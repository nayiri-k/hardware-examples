==> flow/design.v <==
module Stack(
  input         clock,
  input         reset,
  input         io_push,
  input         io_pop,
  input         io_en,
  input  [31:0] io_dataIn,
  output [31:0] io_dataOut
);
  reg [31:0] stack_mem [0:7];  
  wire [31:0] stack_mem__T_14_data;  
  wire [2:0] stack_mem__T_14_addr;  
  wire [31:0] stack_mem__T_3_data;  
  wire [2:0] stack_mem__T_3_addr;  
  wire  stack_mem__T_3_mask;  
  wire  stack_mem__T_3_en;  
  reg [3:0] sp;  
  reg [31:0] out;  
  wire  _T = sp < 4'h8;  
  wire  _T_1 = io_push & _T;  
  wire [3:0] _T_5 = sp + 4'h1;  
  wire  _T_6 = sp > 4'h0;  
  wire  _T_7 = io_pop & _T_6;  
  wire [3:0] _T_9 = sp - 4'h1;  
  assign stack_mem__T_14_addr = _T_9[2:0];
  assign stack_mem__T_14_data = stack_mem[stack_mem__T_14_addr];  
  assign stack_mem__T_3_data = io_dataIn;
  assign stack_mem__T_3_addr = sp[2:0];
  assign stack_mem__T_3_mask = 1'h1;
  assign stack_mem__T_3_en = io_en & _T_1;
  assign io_dataOut = out;  
  always @(posedge clock) begin
    if(stack_mem__T_3_en & stack_mem__T_3_mask) begin
      stack_mem[stack_mem__T_3_addr] <= stack_mem__T_3_data;  
    end
    if (reset) begin
      sp <= 4'h0;
    end else if (io_en) begin
      if (_T_1) begin
        sp <= _T_5;
      end else if (_T_7) begin
        sp <= _T_9;
      end
    end
    if (reset) begin
      out <= 32'h0;
    end else if (io_en) begin
      if (_T_6) begin
        out <= stack_mem__T_14_data;
      end
    end
  end
endmodule
From RTL to reports: Stack
What the tools print for Stack, step after step.
Lines are those of the file above, counted from 1.
Cell names lack the library's common part.
{"block": "setup", "design": "Stack", "clk_port": "clock", "library": "sky130hd", "lib_corner": "tt_025C_1v80"}

Word-level counts
Yosys after proc, flatten, opt, wreduce and memory -nomap, before mapping. Memory bits, and registers merged into a memory's read port (data or address), are not among the register bits. Print and check cells are not counted. Equal cells are merged and count once.
Yosys's memory passes give these memory sizes; they may raise the number of words (mostly to a power of two), join words into wider ones and drop unused or constant bits.
{"block": "op_classes", "addsub": 2, "cmp": 2, "muxes": 5, "n_logic": 3, "reduce_and_logical": 3}
{"block": "ops", "cell": "32-bit two-way mux", "n": 1}
{"block": "ops", "cell": "4-bit two-way mux", "n": 2}
{"block": "ops", "cell": "2-bit AND reduction", "n": 2}
{"block": "ops", "cell": "4-bit by 1-bit adder with 4-bit output (second input constant)", "n": 1}
{"block": "ops", "cell": "4-bit by 1-bit subtractor with 4-bit output (second input constant)", "n": 1}
{"block": "ops", "cell": "4-bit by 1-bit > comparator with 1-bit output (second input constant)", "n": 1}
{"block": "ops", "cell": "4-bit < comparator (second input constant)", "n": 1}
{"block": "ops", "cell": "1-bit bitwise AND", "n": 3}
{"block": "ops", "cell": "3-bit two-way mux", "n": 1}
{"block": "ops", "cell": "2-bit nonzero test", "n": 1}
{"block": "ops", "cell": "1-bit two-way mux", "n": 1}
{"block": "bits", "reg_bits": 4, "mem_bits_rw": 256, "clocked_rd_ports_x_width": 32, "mem_count": 1, "inputBits": 37, "word_cells": 17}
{"block": "mem_list", "name": "stack_mem", "size": 8, "width": 32, "rd": 1, "write_ports": 1, "line": 10, "text": "reg [31:0] stack_mem [0:7];"}

Logic depth
Depth = most cells in a row (Yosys ltp): at word level without a register or memory, in the mapped netlist without a sequential cell, where the memories' decode and read muxes count.
{"block": "depth", "ltp_word": 4, "abc_area": 0, "depth_mapped": 10, "depth_no_buf": 7}

Mapped cells and area
Source: synth_stat.txt of the flow (Yosys; design flattened, memories mapped). It holds for the ABC_AREA given above (unset counts as 0); a run with the other value may have another netlist.
The area totals of this step are shown rounded.
{"block": "types", "cell_type": "edfxtp_1", "n": 256}
{"block": "types", "cell_type": "mux4_2", "n": 64}
{"block": "types", "cell_type": "dfxtp_1", "n": 36}
{"block": "types", "cell_type": "mux2i_1", "n": 33}
{"block": "types", "cell_type": "a211oi_1", "n": 32}
{"block": "types", "cell_type": "nor2_1", "n": 41}
{"block": "types", "cell_type": "buf_4", "n": 7}
{"block": "types", "cell_type": "clkbuf_1", "n": 11}
{"block": "types", "cell_type": "buf_2", "n": 7}
{"block": "types", "cell_type": "xnor2_1", "n": 4}
{"block": "types", "cell_type": "ha_1", "n": 2}
{"block": "types", "cell_type": "buf_6", "n": 2}
{"block": "types", "cell_type": "nand2_1", "n": 5}
{"block": "types", "cell_type": "nor2b_1", "n": 3}
{"block": "types", "cell_type": "buf_8", "n": 1}
{"block": "types", "cell_type": "o21a_1", "n": 2}
{"block": "types", "cell_type": "nand2b_1", "n": 2}
{"block": "types", "cell_type": "nor3_1", "n": 2}
Not listed: further types 12, cells in them 14.
{"block": "mapped", "cell_count": 524, "yosys_area_um2": 10960, "flip_flops": 292, "buf_cells": 31}

Path before layout
OpenSTA on the mapped netlist: ideal clock, no wires. The path of least setup slack (recovery checks aside). Input and output delay are each 20% of the period. Register names are those of the netlist, which keeps one name where synthesis merged equal registers.
{"block": "synth_timing", "path_type": "input-to-reg", "start": "input port io_push", "end": "memory stack_mem[1][0]", "clock_period_ns": 4.95, "in_delay_ns": 0.990, "setup_ns": 0.461, "launch_ns": 0.990, "arrival_time_ns": 3.664, "t_required_ns": 4.489, "setup_slack_ns": 0.826, "delay_ns": 3.135, "path_stages": 3, "period_less_setup_slack_ns": 4.124}
"delay_ns" = arrival - input delay + setup time.
"path_stages" counts driving pins, that of a launching flip-flop among them; a cell with two outputs on the path counts twice.
"period_less_setup_slack_ns" is the clock period less the worst setup slack; recovery checks do not enter. This is arithmetic on one report: input and output delays are still those of the set period (20% each).
The rows between start and end are the longest chain of elaborated cells between them; the timing report does not say that the signal goes this way. Where chains are equally long, one stands for them.
A line is the first line of the expression or statement that the cell stems from. Yosys adds cells for indexed reads and writes and turns some case tables into memories.
Only ways into the end's enable, where the timed path ends, are counted here.
{"block": "synth_between", "path_cell_list": "nor2b_1 > nand3_1 > nor3_1", "elab_chain_cells": 3}
{"block": "synth_rtl", "item": "from (decl)", "line": 4, "text": "input         io_push,"}
{"block": "synth_rtl", "item": "1-bit bitwise AND", "line": 20, "text": "wire  _T_1 = io_push & _T;"}
{"block": "synth_rtl", "item": "1-bit bitwise AND", "line": 30, "text": "assign stack_mem__T_3_en = io_en & _T_1;"}
{"block": "synth_rtl", "item": "3-bit two-way mux", "line": 33, "text": "if(stack_mem__T_3_en & stack_mem__T_3_mask) begin"}
{"block": "synth_rtl", "item": "to (decl)", "line": 10, "text": "reg [31:0] stack_mem [0:7];"}

Timing after layout
From the final timing report of run 1: the path of least setup slack in the routed layout; clock arrival at registers is part of the times.
{"block": "layout_timing", "path_type": "reg-to-reg", "start": "register sp[0]", "end": "register out[2]", "clock_period_ns": 3.12, "setup_ns": 0.15, "launch_ns": 0.54, "arrival_time_ns": 2.89, "t_required_ns": 3.50, "setup_slack_ns": 0.61, "path_stages": 7}
The rows between start and end are the longest chain of elaborated cells between them; the timing report does not say that the signal goes this way. Where chains are equally long, one stands for them.
A register here has more assigning lines than the two given.
{"block": "layout_between", "path_cell_list": "dfxtp_4 > inv_1 > ha_4 > buf_12 > mux4_2 > mux2i_1 > a211oi_1", "elab_chain_cells": 2}
{"block": "layout_rtl", "item": "from (decl)", "line": 17, "text": "reg [3:0] sp;"}
{"block": "layout_rtl", "item": "from (assign)", "line": 40, "text": "sp <= _T_5;"}
{"block": "layout_rtl", "item": "from (assign)", "line": 42, "text": "sp <= _T_9;"}
{"block": "layout_rtl", "item": "4-bit by 1-bit > comparator with 1-bit output", "line": 22, "text": "wire  _T_6 = sp > 4'h0;"}
{"block": "layout_rtl", "item": "2-bit AND reduction"}
{"block": "layout_rtl", "item": "to (decl)", "line": 18, "text": "reg [31:0] out;"}

Below are 2 stored runs of the flow (Yosys, OpenROAD; platform sky130hd) on Stack, each with its settings and what was measured, unordered. Constraints: input delay and output delay 20% of the set period each, output load 0.01 pF.
"power_total_w": no workload was simulated; the value follows from the tool's default switching activity.
Results are given in rounded form.

{"run": "run 1", "settings": { "period_ns": 3.12, "CORE_UTILIZATION": 45, "SETUP_SLACK_MARGIN": -0.06, "PLACE_DENSITY": 0.35, "HOLD_SLACK_MARGIN": 0.03, "CORE_ASPECT_RATIO": 1.78, "CORE_MARGIN": 5, "CELL_PAD_IN_SITES_GLOBAL_PLACEMENT": 2, "CELL_PAD_IN_SITES_DETAIL_PLACEMENT": 1, "ABC_AREA": 0, "CTS_CLUSTER_SIZE": 42, "MIN_ROUTING_LAYER": "met2", "MAX_ROUTING_LAYER": "met5", "CAP_MARGIN": 20, "SLEW_MARGIN": 20 }, "results": { "tns_setup_ns": 0.000, "dieArea_um2": 27700, "setup_ws_ns": 0.606, "utilization_pct": 53.9, "post_synth_area_um2": 10960, "power_total_w": 0.008973 }}
{"run": "run 2", "settings": { "period_ns": 6.97, "CORE_UTILIZATION": 20, "SETUP_SLACK_MARGIN": 1.78, "PLACE_DENSITY_LB_ADDON": 0.13, "CORE_ASPECT_RATIO": 0.57, "CELL_PAD_IN_SITES_DETAIL_PLACEMENT": 2, "TNS_END_PERCENT": 95, "GPL_TIMING_DRIVEN": 1, "CAP_MARGIN": 40, "CORE_MARGIN": 2, "SLEW_MARGIN": 20 }, "results": { "tns_setup_ns": 0.000, "dieArea_um2": 56740, "setup_ws_ns": 3.678, "utilization_pct": 25.4, "post_synth_area_um2": 10960, "power_total_w": 0.004106 }}
